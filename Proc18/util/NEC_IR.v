==> flow/design.v <==
module NEC_IR(CLK, CLK_10U, RESET, CS, IR, READY, DO);
    input CLK;
    input CLK_10U;
    input RESET;
    input CS;
    input IR;
    output reg READY = 0;
    output reg [15:0] DO = 0;
    reg [2:0] state = 0;
    reg ir0 = 1;
    reg ir1 = 1;
    reg active_edge = 0;
    reg [13:0] time_out = 0;
    reg [5:0] bit_cnt = 0;
    reg [31:0] shift = 0;
    always @ (posedge CLK) begin
        if (CS) begin
            READY <= 0;
        end
        if (RESET) begin
            READY <= 0;
            state <= 0;
        end
        else if (CLK_10U) begin
            ir0 <= IR;
            ir1 <= ir0;
            if (ir1 & ~ir0) active_edge <= 1;
            else            active_edge <= 0;
            casex (state)
            3'd0: begin
                if (active_edge) begin
                    state <= 1;
                    time_out <= 850;
                end
            end
            3'd1: begin
                time_out <= time_out - 14'd1;
                if (ir1) state <= 6;
                else if (time_out == 0) begin
                    bit_cnt <= 32;
                    time_out <= 600;
                    state <= 2;
                end
            end
            3'd2: begin
                time_out <= time_out - 14'd1;
                if (time_out == 0) state <= 6;
                else if (active_edge) begin
                    shift <= {time_out[7], shift[31:1]};
                    time_out <= 425;
                    bit_cnt <= bit_cnt - 3'd1;
                    if (bit_cnt == 0) state <= 3;
                end
            end
            3'd3: begin
                if (shift[31:24] == ~shift[23:16] &&
                    shift[15:8] == ~shift[7:0]) begin
                        READY <= 1;
                        DO <= {shift[7:0], shift[23:16]};
                end
                state <= 7;
                time_out <= 100;
            end
            3'd6: begin
                state <= 7;
                time_out <= 10000;
            end
            3'd7: begin
                if (time_out == 0) state <= 0;
                else time_out <= time_out - 14'd1;
            end
            endcase
        end
    end
endmodule
Step by step through the tools: NEC_IR
The steps from the RTL of NEC_IR to its reports follow in flow order.
Line numbers count from 1 in the design file above.
{"block": "setup", "top": "NEC_IR", "clock_port": "CLK", "library": "sky130hd", "corner": "tt_025C_1v80"}

Elaborated design
Source: Yosys, flattened and elaborated, memories not mapped. Widths are those after wreduce. Registers that Yosys merges into a memory's read port (data or address) are not register bits. Print and check cells do not count. Equal cells are merged and count once.
{"block": "bits", "register_bits": 75, "latchBits": 0, "ramBits": 0, "mem_bits_ro": 0, "clocked_rd_ports_x_width": 0, "n_memories": 0, "inputBits": 5, "out_inout_bits": 17, "wordCells": 73}
{"block": "op_classes", "n_addsub": 2, "mul": 0, "div_mod_pow": 0, "compare": 0, "eq_ne": 17, "shift": 0, "n_mux": 25, "n_logic": 6, "n_reduce_logical": 14}
{"block": "ops", "cell": "14-bit parallel mux with 6-bit select", "n": 1}
{"block": "ops", "cell": "14-bit 2-to-1 mux", "n": 6}
{"block": "ops", "cell": "6-bit 2-to-1 mux", "n": 4}
{"block": "ops", "cell": "3-bit 2-to-1 mux", "n": 7}
{"block": "ops", "cell": "8-bit == test", "n": 2}
{"block": "ops", "cell": "8-bit NOT", "n": 2}
{"block": "ops", "cell": "3-bit parallel mux with 5-bit select", "n": 1}
{"block": "ops", "cell": "14-bit by 1-bit subtractor with 14-bit output with constant B", "n": 1}
{"block": "ops", "cell": "14-bit logical NOT", "n": 1}
{"block": "ops", "cell": "2-bit inequality test with constant B", "n": 7}
{"block": "ops", "cell": "7-bit AND reduction", "n": 2}
{"block": "ops", "cell": "6-bit parallel mux with 2-bit select", "n": 1}
{"block": "ops", "cell": "5-bit AND reduction", "n": 2}
{"block": "ops", "cell": "3-bit inequality test with constant B", "n": 3}
{"block": "ops", "cell": "3-bit by 2-bit == test with 1-bit output with constant B", "n": 2}
{"block": "ops", "cell": "3-bit == test with constant B", "n": 2}
{"block": "ops", "cell": "6-bit by 1-bit subtractor with 6-bit output with constant B", "n": 1}
{"block": "ops", "cell": "6-bit logical NOT", "n": 1}
{"block": "ops", "cell": "6-bit nonzero test", "n": 1}
{"block": "ops", "cell": "5-bit nonzero test", "n": 1}
{"block": "ops", "cell": "1-bit 2-to-1 mux", "n": 5}
{"block": "ops", "cell": "4-bit AND reduction", "n": 1}
{"block": "ops", "cell": "1-bit NOT", "n": 3}
{"block": "ops", "cell": "3-bit by 1-bit == test with 1-bit output with constant B", "n": 1}
{"block": "ops", "cell": "3-bit logical NOT", "n": 1}
{"block": "ops", "cell": "2-bit AND reduction", "n": 1}
{"block": "ops", "cell": "2-bit nonzero test", "n": 1}
{"block": "ops", "cell": "2-bit OR reduction", "n": 1}
Not listed: further kinds 2, cells in them 2.

Logic depth
Depth = most cells in a row (Yosys ltp): at word level without a register or memory, in the mapped netlist without a sequential cell, where the memories' decode and read muxes count.
{"block": "depth", "ltp_word": 6, "ABC_AREA": 1, "ltp_mapped": 11, "ltp_nobuf": 11}

Synthesis result
Source: synth_stat.txt of the flow (Yosys; design flattened, memories mapped). It holds for the ABC_AREA given above (unset counts as 0); a run with the other value may have another netlist.
The area totals of this step are shown rounded.
{"block": "mapped", "cells": 281, "yosys_area_mm2": 0.003304, "seq_area_mm2": 0.002212, "ffs": 75, "buffers": 0}
{"block": "by_type", "cell": "sky130_fd_sc_hd__edfxtp_1", "n": 71, "type_area_um2": 2.13E+03}
{"block": "by_type", "cell": "sky130_fd_sc_hd__nand2_1", "n": 48, "type_area_um2": 180.173}
{"block": "by_type", "cell": "sky130_fd_sc_hd__nor2_1", "n": 37, "type_area_um2": 138.883}
{"block": "by_type", "cell": "sky130_fd_sc_hd__xnor2_1", "n": 12, "type_area_um2": 105.101}
{"block": "by_type", "cell": "sky130_fd_sc_hd__dfxtp_1", "n": 4, "type_area_um2": 80.077}
{"block": "by_type", "cell": "sky130_fd_sc_hd__inv_1", "n": 21, "type_area_um2": 78.826}
{"block": "by_type", "cell": "sky130_fd_sc_hd__xor2_1", "n": 7, "type_area_um2": 61.309}
{"block": "by_type", "cell": "sky130_fd_sc_hd__nand3_1", "n": 12, "type_area_um2": 60.058}
{"block": "by_type", "cell": "sky130_fd_sc_hd__inv_2", "n": 11, "type_area_um2": 41.29}
{"block": "by_type", "cell": "sky130_fd_sc_hd__ha_1", "n": 3, "type_area_um2": 37.536}
{"block": "by_type", "cell": "sky130_fd_sc_hd__nand2_2", "n": 6, "type_area_um2": 37.536}
{"block": "by_type", "cell": "sky130_fd_sc_hd__a21oi_1", "n": 7, "type_area_um2": 35.034}
{"block": "by_type", "cell": "sky130_fd_sc_hd__nand4_1", "n": 5, "type_area_um2": 31.28}
{"block": "by_type", "cell": "sky130_fd_sc_hd__nor4_1", "n": 5, "type_area_um2": 31.28}
{"block": "by_type", "cell": "sky130_fd_sc_hd__nor2_2", "n": 4, "type_area_um2": 25.024}
{"block": "by_type", "cell": "sky130_fd_sc_hd__o21ai_0", "n": 5, "type_area_um2": 25.024}
{"block": "by_type", "cell": "sky130_fd_sc_hd__o21ai_1", "n": 5, "type_area_um2": 25.024}
{"block": "by_type", "cell": "sky130_fd_sc_hd__o21a_1", "n": 3, "type_area_um2": 22.522}
Other cell types: 11; their cells: 15.

Timing after synthesis
OpenSTA on the mapped netlist: ideal clock, no wires. The path of least setup slack (recovery checks aside). Input and output delay are each 20% of the period. Register names are those of the netlist, which keeps one name where synthesis merged equal registers.
{"block": "synth_path", "path_kind": "reg2reg", "start": "register time_out[0]", "end": "register shift[0]", "period_ns": 3.92, "arrival_time_ns": 2.488, "t_required_ns": 3.499, "setup_slack_ns": 1.011, "path_delay_ns": 2.909, "path_stages": 10, "n_path_buf": 0, "synth_period_reached_ns": 2.909}
"path_delay_ns" is the arrival time less input delay plus setup time.
"path_stages" counts driving pins, that of a launching flip-flop among them; a cell with two outputs on the path counts twice.
"synth_period_reached_ns" is the clock period less the worst setup slack; recovery checks do not enter. This is arithmetic on one report: input and output delays are still those of the set period (20% each).
The rows between start and end are the longest chain of elaborated cells between them; the timing report does not say that the signal goes this way. Where chains are equally long, one stands for them.
Each line given opens the expression or statement behind the cell; cells for indexed reads and writes are added by Yosys, which also makes memories of some case tables.
At most two assigning lines are given for a register; there are more.
{"block": "synth_between", "cell_sequence": "sky130_fd_sc_hd__edfxtp_1 -> sky130_fd_sc_hd__inv_1 -> sky130_fd_sc_hd__ha_1 -> sky130_fd_sc_hd__nand2_2 -> sky130_fd_sc_hd__nor2_8 -> sky130_fd_sc_hd__nand2_2 -> sky130_fd_sc_hd__nand2_1 -> sky130_fd_sc_hd__nor2_2 -> sky130_fd_sc_hd__inv_2 -> sky130_fd_sc_hd__nor2_1", "elab_chain_cells": 3, "cells_between": 3, "classes_between": "logic (1); reduce/logical (2)"}
{"block": "synth_rtl", "element": "start: declaration", "line_no": 13, "rtl": "reg [13:0] time_out = 0;"}
{"block": "synth_rtl", "element": "start: assignment", "line_no": 37, "rtl": "time_out <= time_out - 14'd1;"}
{"block": "synth_rtl", "element": "start: assignment", "line_no": 46, "rtl": "time_out <= time_out - 14'd1;"}
{"block": "synth_rtl", "element": "14-bit logical NOT", "line_no": 47, "rtl": "if (time_out == 0) state <= 6;"}
{"block": "synth_rtl", "element": "1-bit NOT"}
{"block": "synth_rtl", "element": "5-bit AND reduction"}
{"block": "synth_rtl", "element": "end: assignment", "line_no": 49, "rtl": "shift <= {time_out[7], shift[31:1]};"}
{"block": "synth_rtl", "element": "end: declaration", "line_no": 15, "rtl": "reg [31:0] shift = 0;"}

Timing after layout
From the final timing report of job 1: the path of least setup slack in the routed layout; clock arrival at registers is part of the times.
{"block": "layout_path", "path_kind": "in2reg", "start": "input RESET", "end": "register DO[2]", "period_ns": 3.37, "arrival_time_ns": 2.72, "t_required_ns": 3.43, "setup_slack_ns": 0.70, "path_stages": 9, "n_path_buf": 2}
The rows between start and end are the longest chain of elaborated cells between them; the timing report does not say that the signal goes this way. Where chains are equally long, one stands for them.
{"block": "layout_between", "cell_sequence": "sky130_fd_sc_hd__clkdlybuf4s50_1 -> sky130_fd_sc_hd__inv_1 -> sky130_fd_sc_hd__nand2_1 -> sky130_fd_sc_hd__inv_1 -> sky130_fd_sc_hd__o21ai_0 -> sky130_fd_sc_hd__nor4_1 -> sky130_fd_sc_hd__nand3_1 -> sky130_fd_sc_hd__nor2_1 -> sky130_fd_sc_hd__buf_4", "elab_chain_cells": 2, "cells_between": 2, "lines_between": 0, "classes_between": "logic (1); reduce/logical (1)"}
{"block": "layout_rtl", "element": "start: declaration", "line_no": 4, "rtl": "input RESET;"}
{"block": "layout_rtl", "element": "1-bit NOT"}
{"block": "layout_rtl", "element": "4-bit AND reduction"}
{"block": "layout_rtl", "element": "end: assignment", "line_no": 59, "rtl": "DO <= {shift[7:0], shift[23:16]};"}
{"block": "layout_rtl", "element": "end: declaration", "line_no": 8, "rtl": "output reg [15:0] DO = 0;"}

Data sheet: physical implementation of NEC_IR

NEC_IR through Yosys and OpenROAD on sky130hd: 2 stored runs, unordered, with their settings and measured results. The constraints put input and output delay at 20% of the set period each and load the outputs with 0.01 pF.
"timing.worst_path_ns" = time allowed to the worst setup path (clock period - input delay - output delay, where it has them) - its slack; a late launch clock adds to it, a late capture clock takes from it.
"power.total_w" is the tool's figure for a default switching activity; nothing was simulated.
Measured values are rounded.

{"run": "job 1", "settings": { "period_ns": 3.37, "CORE_UTILIZATION": 46, "SETUP_SLACK_MARGIN": 0.73, "HOLD_SLACK_MARGIN": -0.05, "CORE_MARGIN": 3, "CELL_PAD_IN_SITES_DETAIL_PLACEMENT": 2, "ABC_AREA": 1, "GPL_ROUTABILITY_DRIVEN": 0, "MIN_ROUTING_LAYER": "met2", "CAP_MARGIN": 20, "SLEW_MARGIN": 20 }, "results": { "total_die_area_mm2": 0.008236, "layout_utilization_pct": 56.2, "power.total_w": 0.001976, "final_setup_ws_ns": 0.704, "tns_setup_ns": 0.000, "finalCellArea_mm2": 0.003857, "timing.worst_path_ns": 1.99, "worst_path_kind": "in2reg", "post_synth_area_mm2": 0.003304, "hold_ws_ns": 0.484 }}
{"run": "job 2", "settings": { "period_ns": 3.77, "CORE_UTILIZATION": 33, "SETUP_SLACK_MARGIN": -0.12, "CORE_ASPECT_RATIO": 1.25, "CELL_PAD_IN_SITES_DETAIL_PLACEMENT": 1, "ABC_AREA": 1, "GPL_ROUTABILITY_DRIVEN": 1, "CTS_CLUSTER_SIZE": 46, "CTS_CLUSTER_DIAMETER": 366, "CAP_MARGIN": 5, "SLEW_MARGIN": 20, "MAX_ROUTING_LAYER": "met4", "CORE_MARGIN": 2 }, "results": { "total_die_area_mm2": 0.01083, "layout_utilization_pct": 41.3, "power.total_w": 0.001899, "final_setup_ws_ns": 1.429, "tns_setup_ns": 0.000, "finalCellArea_mm2": 0.003994, "timing.worst_path_ns": 1.59, "worst_path_kind": "in2reg", "post_synth_area_mm2": 0.003304, "hold_ws_ns": 0.456 }}
