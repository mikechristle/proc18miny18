==> flow/design.v <==
module UART
(
    input CLK,
    input RESET,
    input BCLK,
    input WE,
    input CS,
    input [7:0] DI,
    input RXD,
    output reg BREAK,
    output reg RX_READY,
    output reg TX_EMPTY,
    output [7:0] DO,
    output reg TXD
);
    localparam CLK_PER_BIT = 4'd15;
    localparam CLK_PER_HBIT = 4'd7;
    localparam ONE = 1'b1;
    localparam ZERO = 1'b0;
    initial begin
        TXD = 1;
        BREAK = 0;
        RX_READY = 0;
        TX_EMPTY = 0;
    end
    reg rx_d1, rx_d2;
    reg TX_BUSY = ZERO;
    reg tx_ready = ZERO;
    reg RX_BUSY = ZERO;
    reg [7:0] tx_sreg = 0;
    reg [7:0] tx_data = 0;
    reg [7:0] rx_sreg = 0;
    reg [7:0] rx_data = 0;
    reg [3:0] tx_bit_cntr = 0;
    reg [3:0] tx_clk_cntr = 0;
    reg [3:0] rx_bit_cntr = 0;
    reg [3:0] rx_clk_cntr = 0;
    assign DO = rx_data;
    always @ (posedge CLK) begin
        if (RESET) begin
            TX_EMPTY <= ONE;
            TX_BUSY <= ZERO;
        end
        else begin
            if (CS & WE & TX_EMPTY) begin
                tx_data <= DI;
                tx_ready <= ONE;
                TX_EMPTY <= ZERO;
            end
            if (BCLK & !TX_BUSY & tx_ready) begin
                tx_bit_cntr <= 4'd10;
                tx_clk_cntr <= CLK_PER_BIT;
                tx_sreg <= tx_data;
                TXD <= ZERO;
                TX_BUSY <= ONE;
                TX_EMPTY <= ONE;
                tx_ready <= ZERO;
            end
            if (BCLK & TX_BUSY) begin
                if (tx_clk_cntr == 4'd0) begin
                    tx_clk_cntr <= CLK_PER_BIT;
                    if (tx_bit_cntr == 4'h0) begin
                        TX_BUSY <= ZERO;
                    end
                    else begin
                        tx_bit_cntr <= tx_bit_cntr - 4'd1;
                        TXD <= tx_sreg[0];
                        tx_sreg <= {1'b1, tx_sreg[7:1]};
                    end
                end
                else
                    tx_clk_cntr <= tx_clk_cntr - 4'd1;
            end
        end
    end
    always @ (posedge CLK) begin
        rx_d1 <= RXD;
        rx_d2 <= rx_d1;
        if (RESET) begin
            RX_READY <= ZERO;
            RX_BUSY <= ZERO;
            if (rx_d2) BREAK <= ZERO;
        end
        else begin
            if (CS & !WE) begin
                RX_READY <= ZERO;
            end
            if (BCLK & !RX_BUSY & !BREAK & !rx_d2) begin
                RX_BUSY <= ONE;
                rx_bit_cntr <= 4'h9;
                rx_clk_cntr <= CLK_PER_HBIT;
            end
            if (BCLK & RX_BUSY) begin
                if (rx_clk_cntr == 4'd0) begin
                    if (rx_bit_cntr == 4'h0) begin
                        RX_BUSY <= ZERO;
                        if (rx_d2) begin
                            rx_data <= rx_sreg;
                            RX_READY <= ONE;
                        end
                        else
                            BREAK <= ONE;
                    end
                    else begin
                        rx_sreg <= {rx_d2, rx_sreg[7:1]};
                        rx_bit_cntr <= rx_bit_cntr - 4'h1;
                        rx_clk_cntr <= CLK_PER_BIT;
                    end
                end
                else
                    rx_clk_cntr <= rx_clk_cntr - 4'd1;
            end
            if (BREAK & rx_d2) begin
                BREAK <= ZERO;
            end
        end
    end
endmodule
# Step by step through the tools: UART

The steps from the RTL of UART to its reports follow in flow order.
Lines are those of the file above, counted from 1.
Operators carry their Yosys type and port widths (W data, S select, Z words).
Cell names lack the library's common part.
The mark -- stands for no value.

Design top: UART
Clock port: CLK
Library: sky130hd
Corner: tt_025C_1v80

# Word level

Yosys after proc, flatten, opt, wreduce and memory -nomap, before mapping. Memory bits, and registers merged into a memory's read port (data or address), are not among the register bits. Print and check cells are not counted. Equal cells are merged and count once.

Bits in registers: 57
Input port bits: 14
Output and inout port bits: 12
Elaborated cells: 101

Add/subtract/negate cells: 4
Eq/ne operators: 2
Mux-type cells: 44
Bitwise gates (word level): 13
Reductions and logical operators: 21

Operator list:

| operator              | count |
| $mux W4               | 15 |
| $mux W8               | 4 |
| $mux W1               | 25 |
| $sub A4 B1 Y4 const B | 4 |
| $logic_not A4 Y1      | 4 |
| $and A1 B1 Y1         | 11 |
| $reduce_and A5 Y1     | 2 |
| $reduce_bool A3 Y1    | 3 |
| $reduce_and A2 Y1     | 3 |
| $logic_not A1 Y1      | 5 |
| $reduce_bool A2 Y1    | 2 |
| $reduce_and A4 Y1     | 1 |
| $ne A3 B2 Y1 const B  | 1 |
| $not A1 Y1            | 2 |
| $ne A2 B1 Y1 const B  | 1 |
| $reduce_or A2 Y1      | 1 |

# Logic depth

Yosys ltp: most cells in a row. Word level: on the elaborated netlist, between registers, memories and ports. Mapped: between sequential cells and ports; inverters and the memories' decode and read muxes count.

Depth after elaboration: 8
ABC_AREA: 0
Gate-level depth with buffers: 6
Gate-level depth less buffers: 5

# Netlist

The flow's flattened synthesis, as Yosys stat reports it; memories are mapped. The netlist is that of the ABC_AREA named above (0 if unset); the other value can give another one.

Cell types:

| cell     | count | area in all (um2) |
| edfxtp_1 | 51    | 1.53E+03 |
| mux2_2   | 13    | 146.39 |
| dfxtp_1  | 6     | 120.115 |
| mux2i_1  | 8     | 80.077 |
| inv_1    | 14    | 52.55 |
| ha_1     | 4     | 50.048 |
| nand2_1  | 13    | 48.797 |
| buf_6    | 3     | 33.782 |
| nand4_1  | 5     | 31.28 |
| a21oi_1  | 6     | 30.029 |
| nor3_1   | 6     | 30.029 |
| nor2_1   | 7     | 26.275 |
| xnor2_1  | 3     | 26.275 |
| nor3b_2  | 2     | 25.024 |
| or3b_4   | 2     | 22.522 |
| o31ai_4  | 1     | 21.27 |
| nand3b_4 | 1     | 20.019 |
| o211a_1  | 2     | 20.019 |

Other cell types: 26; their cells: 34.

Standard cells after synthesis: 181
Mapped area: 2571.2 um2
Area of sequential cells: 1651.6 um2
Flip-flops: 57

# Timing after synthesis

Source: OpenSTA report_checks on the synthesized netlist (no wires, ideal clock, input and output delay 20% of the period each), path of least setup slack; recovery checks are left aside. Register names are those of the netlist, which keeps one name where synthesis merged equal registers.

Path type: flip-flop to flip-flop
From: reg rx_clk_cntr[0]
To: reg rx_data[0]
Clock period: 2.56 ns
Library setup time: 0.370 ns
Time at the first pin: 0.000 ns
Data arrival time: 1.853 ns
Data required time: 2.190 ns
Setup slack: 0.337 ns
Delay of the path: 2.223 ns
Driving pins on the path: 6
Buffers on the path: 0
Synthesis period reached: 2.223 ns

"delay of the path" = arrival - input delay + setup time.
"driving pins on the path" counts driving pins, that of a launching flip-flop among them; a cell with two outputs on the path counts twice.
"synthesis period reached" is the clock period less the worst setup slack; recovery checks do not enter. This is arithmetic on one report: input and output delays are still those of the set period (20% each).
The rows between start and end are the longest chain of elaborated cells between them; the timing report does not say that the signal goes this way. Where chains are equally long, one stands for them.
Each line given opens the expression or statement behind the cell; cells for indexed reads and writes are added by Yosys, which also makes memories of some case tables.
At most two assigning lines are given for a register; there are more.

Cells stage by stage: edfxtp_1 inv_1 ha_1 or3b_4 or3_4 nor2_1
Length of the longest elaborated chain: 2

RTL lines, path after synthesis:

| item              | line | RTL |
| from (decl)       | 37   | `reg [3:0] rx_clk_cntr = 0;` |
| from (assign)     | 91   | `rx_clk_cntr <= CLK_PER_HBIT;` |
| from (assign)     | 111  | `rx_clk_cntr <= rx_clk_cntr - 4'd1;` |
| $logic_not A4 Y1  | 94   | `if (rx_clk_cntr == 4'd0) begin` |
| $reduce_and A5 Y1 | --   |  |
| to (assign)       | 98   | `rx_data <= rx_sreg;` |
| to (decl)         | 33   | `reg [7:0] rx_data = 0;` |

# Timing after layout

From the final timing report of job 1: the path of least setup slack in the routed layout; clock arrival at registers is part of the times.

Path type: flip-flop to flip-flop
From: reg tx_bit_cntr[0]
To: reg tx_sreg[5]
Clock period: 2.53 ns
Library setup time: 0.24 ns
Time at the first pin: 0.32 ns
Data arrival time: 2.26 ns
Data required time: 2.61 ns
Setup slack: 0.35 ns
Driving pins on the path: 7
Buffers on the path: 1

The rows between start and end are the longest chain of elaborated cells between them; the timing report does not say that the signal goes this way. Where chains are equally long, one stands for them.

Cells stage by stage: edfxtp_1 inv_1 ha_1 or3b_2 nand4_1 buf_4 mux2_2
Length of the longest elaborated chain: 4

RTL lines, path after layout:

| item             | line | RTL |
| from (decl)      | 34   | `reg [3:0] tx_bit_cntr = 0;` |
| from (assign)    | 51   | `tx_bit_cntr <= 4'd10;` |
| from (assign)    | 66   | `tx_bit_cntr <= tx_bit_cntr - 4'd1;` |
| $logic_not A4 Y1 | 62   | `if (tx_bit_cntr == 4'h0) begin` |
| $mux W8          | 62   |  |
| $mux W8          | 60   | `if (tx_clk_cntr == 4'd0) begin` |
| $mux W8          | 59   | `if (BCLK & TX_BUSY) begin` |
| to (assign)      | 53   | `tx_sreg <= tx_data;` |
| to (assign)      | 68   | `tx_sreg <= {1'b1, tx_sreg[7:1]};` |
| to (decl)        | 30   | `reg [7:0] tx_sreg = 0;` |

Hand-over note for UART

Module UART, platform sky130hd: 2 stored runs of the flow (Yosys, OpenROAD) with differing settings, in no particular order. Input and output delays are each 20% of the period that was set; the output load is 0.01 pF.
"period reached" means the clock period less the worst setup slack. The figure is calculated, with input and output delays left at 20% of the set period.
"time used up by the worst setup path" means the part of the period allowed to the worst setup path (the constraints hold back 20% at inputs and 20% at outputs) less its slack; where the path has registers, the arrival times of their clocks count too.
"overall power" is the tool's figure for a default switching activity; nothing was simulated.
A setting shown as - is not set for that run.
Results: - = not shown.

| item                                      | job 1                  | job 2 |
| period_ns                                 | 2.53                   | 4.23  |
| CORE_UTILIZATION                          | 52                     | 68    |
| CAP_MARGIN                                | 20                     | 20    |
| CORE_MARGIN                               | 2                      | 6     |
| SLEW_MARGIN                               | 20                     | 20    |
| SETUP_SLACK_MARGIN                        | -                      | 0.94  |
| PLACE_DENSITY_LB_ADDON                    | -                      | 0.17  |
| CELL_PAD_IN_SITES_GLOBAL_PLACEMENT        | -                      | 1     |
| CELL_PAD_IN_SITES_DETAIL_PLACEMENT        | -                      | 0     |
| GPL_TIMING_DRIVEN                         | -                      | 1     |
| CTS_CLUSTER_DIAMETER                      | -                      | 36    |
| MAX_ROUTING_LAYER                         | -                      | met5  |
| time used up by the worst setup path (ns) | 2.18                   | -     |
| worst setup path kind                     | flip-flop to flip-flop | -     |
| worst hold slack after layout (ns)        | 0.328                  | -     |
| overall power (uW)                        | 2144                   | -     |
| die area (um2)                            | 5523.5                 | -     |
| post-synthesis cell area (um2)            | 2571.2                 | -     |
| worst setup slack after layout (ns)       | 0.345                  | -     |
| period reached (ns)                       | 2.185                  | -     |
| standard-cell area after layout (um2)     | 3140.5                 | -     |
| final design utilization (%)              | 66.1                   | -     |

Job 2: incomplete, placement halted on FLW-0024

End of note.
