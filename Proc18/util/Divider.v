==> flow/design.v <==
module Divider(CLK, CS, WE, SN, AD, DI, DO, DONE);
    input CLK;
    input CS;
    input WE;
    input SN;
    input AD;
    input [17:0] DI;
    output DONE;
    output [17:0] DO;
    reg [17:0] num = 0;  
    reg [17:0] den = 0;  
    reg [17:0] quo = 0;  
    reg [17:0] rem = 0;  
    reg neg_quo = 0;  
    reg neg_rem = 0;  
    reg [4:0] cnt = 0;
    assign DONE = cnt == 0;
    assign DO = (!AD & !neg_quo) ? quo :
                (!AD &  neg_quo) ? (~quo) + 1 :
                ( AD & !neg_rem) ? rem :
                (~rem) + 1;
    always @ (posedge CLK) begin
        casex ({CS, WE, AD})
            3'b110: begin
                if (SN && DI[17]) begin
                    neg_quo = 1;
                    neg_rem = 1;
                    num = (~DI) + 1;
                end
                else begin
                    neg_quo = 0;
                    neg_rem = 0;
                    num = DI;
                end
            end
            3'b111: begin
                if (SN && DI[17]) begin
                    neg_quo = !neg_quo;
                    den = (~DI) + 1;
                end
                else begin
                    den = DI;
                end
                quo = 0;
                rem = 0;
                cnt = 18;
            end
        endcase
        if (!DONE) begin
            rem = {rem[16:0], num[17]};
            num = {num[16:0], 1'd0};
            if (rem >= den) begin
                rem = rem - den;
                quo = {quo[16:0], 1'd1};
            end
            else begin
                quo = {quo[16:0], 1'd0};
            end
            cnt = cnt - 1;
        end
    end
endmodule
==> From RTL to reports: Divider <==
The steps from the RTL of Divider to its reports follow in flow order.
Lines are those of the file above, counted from 1.
Library cell names are shortened.
{ "design": {"top": "Divider", "clk_port": "CLK", "lib": "sky130hd", "lib_corner": "tt_025C_1v80"} }

==> Word level <==
Source: Yosys, flattened and elaborated, memories not mapped. Widths are those after wreduce. Registers that Yosys merges into a memory's read port (data or address) are not register bits. Print and check cells do not count. Equal cells are merged and count once.
{ "bits": {"mem_bits_ro": 0, "ff_bits": 79, "memories": 0, "latchBits": 0, "clocked_rd_ports_x_width": 0, "word_cells": 51, "inputBits": 23, "ramBits": 0, "out_inout_bits": 19} }
{ "classes": {"multipliers": 0, "n_reduce_logical": 7, "n_logic": 6, "div": 0, "n_eq": 4, "mux": 18, "n_addsub": 5, "shifts": 0, "compare": 1} }
{ "ops": {"columns": ["operator", "count"], "rows": [
  ["18-bit two-way mux", 12],
  ["18-bit by 1-bit adder with 18-bit output with constant B", 3],
  ["18-bit NOT", 3],
  ["18-bit subtractor", 1],
  ["18-bit greater-or-equal comparator", 1],
  ["5-bit two-way mux", 2],
  ["3-bit equality test with constant B", 2],
  ["5-bit by 1-bit subtractor with 5-bit output with constant B", 1],
  ["5-bit logical NOT", 1],
  ["1-bit bitwise AND", 3],
  ["1-bit logical NOT", 3],
  ["1-bit two-way mux", 3],
  ["2-bit by 1-bit != test with 1-bit output with constant B", 1],
  ["2-bit != test with constant B", 1],
  ["2-bit AND reduction", 1],
  ["2-bit nonzero test", 1],
  ["1-bit case mux with 2-bit select", 1],
  ["1-bit logical AND", 1]
]} }

==> Longest topological paths <==
Depth = most cells in a row (Yosys ltp): at word level without a register or memory, in the mapped netlist without a sequential cell, where the memories' decode and read muxes count.
{ "logic_depth": {"word_depth": 7, "abc_area": 0, "mapped_depth": 19} }

==> Synthesis result <==
Yosys stat after the flow's synthesis: flattened, memories mapped to cells. It holds for the ABC_AREA given above (unset counts as 0); a run with the other value may have another netlist.
{ "mapped": {"stdcells": 692, "area_um2": 5388.9, "flip_flops": 79} }
{ "by_type": {"columns": ["type", "count", "area_total_um2"], "rows": [
  ["dfxtp_1", 75, 1501.44],
  ["nand2_1", 114, 427.91],
  ["a21oi_1", 72, 360.346],
  ["xnor2_1", 37, 324.061],
  ["ha_1", 22, 275.264],
  ["mux4_2", 12, 270.259],
  ["nor2_1", 56, 210.202],
  ["xor2_1", 24, 210.202],
  ["o21ai_0", 35, 175.168],
  ["mux2i_1", 14, 140.134],
  ["and2_1", 22, 137.632],
  ["clkbuf_1", 34, 127.622],
  ["edfxtp_1", 4, 120.115],
  ["inv_1", 31, 116.362],
  ["o31ai_1", 14, 105.101],
  ["o21a_1", 10, 75.072],
  ["nand3_1", 14, 70.067],
  ["a21o_1", 7, 52.55]
]} }
Other cell types: 39; their cells: 95.

==> Worst setup path after synthesis <==
Source: OpenSTA report_checks on the synthesized netlist (no wires, ideal clock, input and output delay 20% of the period each), path of least setup slack; recovery checks are left aside. Register names are those of the netlist, which keeps one name where synthesis merged equal registers.
{ "synth_path": {"path_kind": "input-to-reg", "startpoint": "input port DI[7]", "endpoint": "register rem[10]", "period_ns": 6.9, "setup_slack_ns": 1.137, "path_delay_ns": 4.384, "path_buffers": 2, "arrival_time_ns": 5.631, "input_delay_ns": 1.380, "stages": 18, "period_less_setup_slack_ns": 5.763} }
"path_delay_ns" = arrival - input delay + setup time.
"stages": output pins that drive a net of the path, with the launching flip-flop's if there is one; two outputs of one cell count as two.
"period_less_setup_slack_ns" is the clock period less the worst setup slack; recovery checks do not enter. This is arithmetic on one report: input and output delays are still those of the set period (20% each).
Between the ends stands the longest chain of elaborated cells between them, by number of cells; it is not shown to be the way that was timed. Of several equally long chains one is given.
A line is the first line of the expression or statement that the cell stems from. Yosys adds cells for indexed reads and writes and turns some case tables into memories.
A register here has more assigning lines than the two given.
{ "synth_between": {"path_cell_list": "or4_4 or4b_4 or3_1 o31ai_1 nand2_1 o21a_1 ha_1 fa_1 nor2b_1 o31a_1 nor2_1 o311a_1 o31ai_1 a31o_2 buf_2 buf_2 mux2i_1 a21oi_1", "elab_chain_cells": 7} }
{ "synth_lines": {"columns": ["element", "line", "source"], "rows": [
  ["start, declared", 7, "input [17:0] DI;"],
  ["18-bit NOT", 28, "num = (~DI) + 1;"],
  ["18-bit by 1-bit adder with 18-bit output", 28, null],
  ["18-bit two-way mux", 25, "if (SN && DI[17]) begin"],
  ["18-bit two-way mux", 23, "casex ({CS, WE, AD})"],
  ["18-bit subtractor", 53, "rem = rem - den;"],
  ["18-bit two-way mux", 52, "if (rem >= den) begin"],
  ["18-bit two-way mux", 49, "if (!DONE) begin"],
  ["end, assigned", 50, "rem = {rem[16:0], num[17]};"],
  ["end, assigned", 53, null],
  ["end, declared", 13, "reg [17:0] rem = 0;"]
]} }

==> Path in the finished layout <==
From the final timing report of job 1: the path of least setup slack in the routed layout; clock arrival at registers is part of the times.
{ "layout_path": {"path_kind": "input-to-reg", "startpoint": "input port DI[9]", "endpoint": "register rem[7]", "path_buffers": 2, "setup_slack_ns": -0.47, "input_delay_ns": 0.90, "period_ns": 4.5, "arrival_time_ns": 5.16, "stages": 18} }
Between the ends stands the longest chain of elaborated cells between them, by number of cells; it is not shown to be the way that was timed. Of several equally long chains one is given.
A register here has more assigning lines than the two given.
{ "layout_between": {"path_cell_list": "buf_6 or4_4 or4b_4 or3_4 o31ai_2 nand2_1 o21a_1 ha_2 fa_2 nor2b_2 o31a_1 nor2_2 o311a_1 o31ai_4 a31o_4 buf_16 mux2i_1 a21oi_1", "elab_chain_cells": 7} }
{ "layout_lines": {"columns": ["element", "line", "source"], "rows": [
  ["start, declared", 7, "input [17:0] DI;"],
  ["18-bit NOT", 28, "num = (~DI) + 1;"],
  ["18-bit by 1-bit adder with 18-bit output", 28, null],
  ["18-bit two-way mux", 25, "if (SN && DI[17]) begin"],
  ["18-bit two-way mux", 23, "casex ({CS, WE, AD})"],
  ["18-bit subtractor", 53, "rem = rem - den;"],
  ["18-bit two-way mux", 52, "if (rem >= den) begin"],
  ["18-bit two-way mux", 49, "if (!DONE) begin"],
  ["end, assigned", 50, "rem = {rem[16:0], num[17]};"],
  ["end, assigned", 53, null],
  ["end, declared", 13, "reg [17:0] rem = 0;"]
]} }

Ticket comment

Design Divider on sky130hd. What follows are 2 stored runs of the flow, each under its own settings; their order means nothing. The constraints put input and output delay at 20% of the set period each and load the outputs with 0.01 pF.
By "timing.achieved_period_ns" is meant the clock period of the run minus its worst setup slack. This is arithmetic on one report: input and output delays are still those of the set period (20% each).
"critical_path_time_ns" means the part of the period allowed to the worst setup path (the constraints hold back 20% at inputs and 20% at outputs) less its slack; where the path has registers, the arrival times of their clocks count too.
By "fin_power_w" is meant OpenSTA's value without simulated activity: inputs other than the clock are taken to toggle once in ten clock periods, and the tool carries that through the logic.
[
  {
    "run": "job 1",
    "settings": { "period_ns": 4.5, "CORE_UTILIZATION": 18, "SETUP_SLACK_MARGIN": 0.03, "PLACE_DENSITY": 0.86, "GPL_ROUTABILITY_DRIVEN": 0, "CTS_CLUSTER_SIZE": 72, "CTS_CLUSTER_DIAMETER": 335, "CAP_MARGIN": 20, "MAX_ROUTING_LAYER": "met4", "CORE_MARGIN": 2, "SLEW_MARGIN": 20 },
    "results": { "synth_area_um2": 5388.9, "die_um2": 31337.9, "final_stdcell_area_um2": 7413.4, "util_frac": 0.251, "setup_worst_slack_ns": -0.468, "total_negative_slack_ns": -7.602, "fin_hold_ws_ns": 0.481, "fin_power_w": 0.005514, "timing.achieved_period_ns": 4.968, "critical_path_time_ns": 4.07, "critical_path_kind": "input-to-reg" }
  },
  {
    "run": "job 2",
    "settings": { "period_ns": 5.57, "CORE_UTILIZATION": 25, "PLACE_DENSITY_LB_ADDON": 0.11, "CORE_ASPECT_RATIO": 1.36, "TNS_END_PERCENT": 65, "CTS_CLUSTER_DIAMETER": 322, "SLEW_MARGIN": 20, "MIN_ROUTING_LAYER": "met2", "MAX_ROUTING_LAYER": "met4", "CAP_MARGIN": 20, "CORE_MARGIN": 2 },
    "results": { "synth_area_um2": 5388.9, "die_um2": 22759.6, "final_stdcell_area_um2": 6734.0, "util_frac": 0.318, "setup_worst_slack_ns": 0.228, "total_negative_slack_ns": 0.000, "fin_hold_ws_ns": 0.464, "fin_power_w": 0.00404, "timing.achieved_period_ns": 5.342, "critical_path_time_ns": 4.23, "critical_path_kind": "input-to-reg" }
  }
]
